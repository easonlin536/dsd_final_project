==> flow/design.v <==
module IterDivider(
    clk,
    rst_n,
    in_valid,
    dividend,
    divisor,
    remainder,  
    quotient,  
    out_valid,
    stall
);
    input             clk, rst_n, in_valid;
    input      [31:0] dividend, divisor;
    output     [31:0] remainder, quotient;
    output reg        out_valid, stall;
    reg [31:0] dividend_r, dividend_w;
    reg [31:0] divisor_r, divisor_w;
    reg  [1:0] state, state_next;
    reg [31:0] q, next_q;  
    reg [31:0] t, next_t;  
    reg [62:0] r, next_r;  
    reg [62:0] p, next_p;  
    assign remainder = r[31:0];
    assign quotient = q;
    parameter S_IDLE = 2'd0;
    parameter S_OP   = 2'd1;
    parameter S_END  = 2'd2;
    always @(*) begin
        case (state)
            S_IDLE:  state_next = (in_valid)? S_OP : S_IDLE;
            S_OP:    state_next = (t == 1)? S_END : S_OP;
            S_END:   state_next = S_IDLE;
            default: state_next = S_IDLE;
        endcase
    end
    always @(*) begin
        dividend_w = (in_valid)? dividend : dividend_r;
        divisor_w  = (in_valid)? divisor :  divisor_r;
    end
    always @(*) begin
        case (state)
            S_IDLE: begin
                next_t = 32'h80000000;         
                next_p = { divisor, 31'd0 };   
                next_q = 32'd0;                
                next_r = { 31'd0, dividend };  
            end
            S_OP: begin
                next_t = t >> 1;  
                next_p = p >> 1;  
                if (p > r) begin
                    next_q = q;
                    next_r = r;
                end
                else begin
                    next_q = q + t;
                    next_r = r - p;
                end
            end
            S_END: begin
                next_t = t;
                next_p = p;
                next_q = q;              
                next_r = r;
            end
            default: begin
                next_t = 32'd0;
                next_p = 64'd0;
                next_q = 32'd0;              
                next_r = 64'd0;
            end
        endcase
    end
    always @(*) begin
        out_valid = (state == S_END)? 1 : 0;
        stall = ((state == S_IDLE && !in_valid) | state == S_END)? 0 : 1;
    end
    always @(posedge clk) begin
        if (!rst_n) begin
            state       <= S_IDLE;
            dividend_r  <= 32'd0;
            divisor_r   <= 32'd0;
            q <= 32'd0;
            r <= 63'd0;
            p <= 63'd0;
            t <= 32'd0;
        end
        else begin
            state       <= state_next;
            dividend_r  <= dividend_w;
            divisor_r   <= divisor_w;
            q <= next_q;
            r <= next_r;
            p <= next_p;
            t <= next_t;
        end
    end
endmodule
==> Reports on IterDivider <==
Tool output for the design above, in the order of the flow.
Line numbers count from 1 in the design file above.
Cell names lack the library's common part.
{ "setup": {"design": "IterDivider", "clock": "clk", "library": "sky130hd", "corner": "tt_025C_1v80"} }

==> Word-level counts <==
Counts by Yosys on the flattened word-level netlist (proc, flatten, opt, wreduce; memories kept). Register bits leave out memories and registers merged into their read ports (data or address). Print and check cells are left out. Cells with the same type and inputs are merged into one.
{ "classes": {"bitwise": 2, "compare": 1, "n_mux": 11, "addsub": 2, "equal": 4, "n_reduce_logical": 4} }
{ "ops": {"columns": ["op", "count"], "rows": [
  ["case mux 63 bit (select 3 bit)", 2],
  ["case mux 32 bit (select 3 bit)", 1],
  ["case mux 32 bit (select 2 bit)", 1],
  ["subtractor 63 bit", 1],
  ["> comparator 63 bit", 1],
  ["2-to-1 mux 63 bit", 1],
  ["equality test 32 x 1 -> 1 bit with constant B", 1],
  ["adder 32 bit", 1],
  ["2-to-1 mux 32 bit", 1],
  ["case mux 2 bit (select 2 bit)", 1],
  ["2-to-1 mux 1 bit", 3],
  ["equality test 2 x 1 -> 1 bit with constant B", 1],
  ["equality test 2 bit with constant B", 1],
  ["!= test 2 bit with constant B", 1],
  ["zero test 2 bit", 1],
  ["AND reduction 2 bit", 1],
  ["2-to-1 mux 2 bit", 1],
  ["OR 1 bit", 1],
  ["logical AND 1 bit", 1],
  ["NOT 1 bit", 1],
  ["zero test 1 bit", 1]
]} }
{ "word_totals": {"regBits": 192, "output_inout_bits": 66} }

==> Logic depth <==
Longest topological path by Yosys (ltp), each cell counted once; first at word level (registers and memories cut), then after technology mapping (sequential cells cut; the memories' decode and read muxes count).
{ "logic_depth": {"depth_word": 4, "ABC_AREA": 1, "ltp_mapped": 21, "mapped_depth_nobuf": 19} }

==> Mapped cells and area <==
Source: synth_stat.txt of the flow (Yosys; design flattened, memories mapped). It holds for the ABC_AREA given above (unset counts as 0); a run with the other value may have another netlist.
The area totals of this step are shown rounded.
{ "mapped": {"sequential_area_um2": 3864, "synth_area_um2": 15840, "ffs": 193, "buffers": 114, "cell_count": 2785} }
{ "types": {"columns": ["cell", "count"], "rows": [
  ["dfxtp_1", 193],
  ["nand2_1", 965],
  ["inv_1", 464],
  ["nor2_1", 337],
  ["ha_1", 94],
  ["a21oi_1", 184],
  ["nand3_1", 119],
  ["o21ai_0", 91],
  ["buf_4", 36],
  ["clkbuf_1", 63],
  ["a211oi_1", 30],
  ["xor2_1", 23],
  ["a31oi_1", 32],
  ["nand4_1", 20],
  ["xnor2_1", 10],
  ["nand3b_1", 11],
  ["nor4_1", 13],
  ["nor3_1", 15]
]} }
Not listed: further types 21, cells in them 85.

==> Path before layout <==
Path of least setup slack by OpenSTA after synthesis, without wires, with an ideal clock, recovery checks aside; 20% of the period is set as input and as output delay. Where synthesis merged equal registers, the netlist keeps one of their names.
{ "synth_timing": {"path_kind": "flip-flop to flip-flop", "from": "register p[52]", "to": "register r[48]", "t_first_pin_ps": 0, "n_path_buf": 2, "slack_ps": 1418, "driving_pins": 18, "setup_time_ps": 128, "tclk_ps": 3560, "delay_ps": 2142, "arrival_time_ps": 2014, "synth_period_reached_ps": 2142} }
"delay_ps" is the arrival time less input delay plus setup time.
"driving_pins": output pins that drive a net of the path, with the launching flip-flop's if there is one; two outputs of one cell count as two.
"synth_period_reached_ps" = period - worst setup slack (recovery checks aside). The figure is calculated, with input and output delays left at 20% of the set period.
The rows between start and end are the longest chain of elaborated cells between them; the timing report does not say that the signal goes this way. Where chains are equally long, one stands for them.
A line is the first line of the expression or statement that the cell stems from. Yosys adds cells for indexed reads and writes and turns some case tables into memories.
{ "synth_via": {"path_cell_list": "dfxtp_1 > inv_1 > ha_1 > nand2_1 > nor2_1 > nand2_1 > inv_1 > nand2_1 > nor3_1 > nand2_2 > nand2_4 > nand2_4 > inv_2 > buf_6 > buf_6 > nor2_1 > nor2_1 > nor2_1", "elab_chain_len": 3, "cone_cells": 5, "cone_lines": 2, "cone_classes": "1 x compare; 1 x eq/ne; 2 x mux; 1 x reduce/logical"} }
{ "synth_rtl": {"columns": ["element", "line", "text"], "rows": [
  ["from (decl)", 22, "reg [62:0] p, next_p;"],
  ["from (assign)", 85, "p <= 63'd0;"],
  ["from (assign)", 94, "p <= next_p;"],
  ["> comparator 63 bit", 51, "if (p > r) begin"],
  ["2-to-1 mux 63 bit", 51, null],
  ["case mux 63 bit (select 3 bit)", 41, "case (state)"],
  ["to (assign)", 84, "r <= 63'd0;"],
  ["to (assign)", 93, "r <= next_r;"],
  ["to (decl)", 21, "reg [62:0] r, next_r;"]
]} }

==> Timing after layout <==
From the final timing report of flow run 1: the path of least setup slack in the routed layout; clock arrival at registers is part of the times.
The report prints the path's times to 10 ps; the period is as set.
{ "layout_timing": {"path_kind": "flip-flop to output port", "from": "register state", "to": "output port stall", "driving_pins": 5, "out_delay_ps": 1150, "slack_ps": 1670, "n_path_buf": 3, "arrival_time_ps": 2930, "t_first_pin_ps": 490, "tclk_ps": 5750} }
Where an end lacks its bit number, it is one bit of the signal, or one of the new flip-flops if synthesis recoded a state register.
{ "layout_via": {"path_cell_list": "dfxtp_1 > clkbuf_1 > clkbuf_1 > nor2_1 > clkdlybuf4s50_1"} }
{ "layout_rtl": {"columns": ["element", "line", "text"], "rows": [
  ["from (decl)", 18, "reg  [1:0] state, state_next;"],
  ["from (assign)", 80, "state       <= S_IDLE;"],
  ["from (assign)", 89, "state       <= state_next;"],
  ["to (decl)", 15, "output reg        out_valid, stall;"]
]} }
No chain of elaborated cells between the ends is given.

Data sheet: physical implementation of IterDivider

Design IterDivider on sky130hd. What follows are 2 stored runs of the flow, each under its own settings; their order means nothing. The constraints put input and output delay at 20% of the set period each and load the outputs with 0.01 pF.
"worst_path_allowed_less_slack_ps": the worst setup path's part of the clock period (all of it between registers, 20% less for each end at a port) less its slack. A launch clock that arrives late makes it longer, a capture clock that arrives late makes it shorter.
"total_power_w" rests on the timing tool's default activity at the inputs, not on a simulated workload.
"worst_path_allowed_less_slack_ps" is given in steps of 10 ps.
The results are shown rounded.

Flow run 1
==> flow/run.sh <==
#!/bin/bash
# the make line also repeats the synthesis and layout settings of config.mk as NAME=value (left out here)
make -C /OpenROAD-flow-scripts/flow DESIGN_CONFIG=/design/flow/config.mk WORK_HOME=/design/flow/orfs CLKGATE_MAP_FILE= finish
==> flow/config.mk <==
export PLATFORM = sky130hd
export DESIGN_NAME = IterDivider
export DESIGN_NICKNAME = IterDivider
export VERILOG_FILES = /design/flow/design.v
export SDC_FILE = /design/flow/constraint.sdc
export NUM_CORES = 4
export LEC_CHECK = 0
export ABC_AREA = 1
export CAP_MARGIN = 30
export CORE_MARGIN = 4
export CORE_UTILIZATION = 32
export CTS_CLUSTER_SIZE = 98
export GPL_ROUTABILITY_DRIVEN = 1
export GPL_TIMING_DRIVEN = 0
export MAX_ROUTING_LAYER = met5
export SLEW_MARGIN = 20
==> flow/constraint.sdc <==
create_clock -name core_clock -period 5.75 [get_ports {clk}]
set_input_delay 1.1500 -clock core_clock [delete_from_list [all_inputs] [get_ports {clk}]]
set_output_delay 1.1500 -clock core_clock [all_outputs]
set_load 0.01 [all_outputs]

==> results of flow run 1, as JSON <==
{
  "design.die.area_um2": 53110,
  "synth_area_um2": 15840,
  "worstSetupSlack_ps": 1667,
  "worst_path_allowed_less_slack_ps": 2930,
  "worst_setup_path_type": "flip-flop to output port",
  "final_util_pct": 38.1,
  "tns_setup_ps": 0,
  "hold_ws_ps": 476,
  "total_power_w": 0.006088
}

Flow run 2
==> flow/run.sh <==
#!/bin/bash
# the make line also repeats the synthesis and layout settings of config.mk as NAME=value (left out here)
make -C /OpenROAD-flow-scripts/flow DESIGN_CONFIG=/design/flow/config.mk WORK_HOME=/design/flow/orfs CLKGATE_MAP_FILE= finish
==> flow/config.mk <==
export PLATFORM = sky130hd
export DESIGN_NAME = IterDivider
export DESIGN_NICKNAME = IterDivider
export VERILOG_FILES = /design/flow/design.v
export SDC_FILE = /design/flow/constraint.sdc
export NUM_CORES = 4
export LEC_CHECK = 0
export CAP_MARGIN = 20
export CELL_PAD_IN_SITES_GLOBAL_PLACEMENT = 3
export CORE_ASPECT_RATIO = 1.2
export CORE_MARGIN = 2
export CORE_UTILIZATION = 31
export MAX_ROUTING_LAYER = met4
export MIN_ROUTING_LAYER = met2
export SETUP_SLACK_MARGIN = 0.07
export SLEW_MARGIN = 35
export TNS_END_PERCENT = 95
==> flow/constraint.sdc <==
create_clock -name core_clock -period 3.96 [get_ports {clk}]
set_input_delay 0.7920 -clock core_clock [delete_from_list [all_inputs] [get_ports {clk}]]
set_output_delay 0.7920 -clock core_clock [all_outputs]
set_load 0.01 [all_outputs]

==> results of flow run 2, as JSON <==
{
  "design.die.area_um2": 43030,
  "synth_area_um2": 12830,
  "worstSetupSlack_ps": 280,
  "worst_path_allowed_less_slack_ps": 3680,
  "worst_setup_path_type": "flip-flop to flip-flop",
  "final_util_pct": 36.9,
  "tns_setup_ps": 0,
  "hold_ws_ps": 460,
  "total_power_w": 0.007122
}
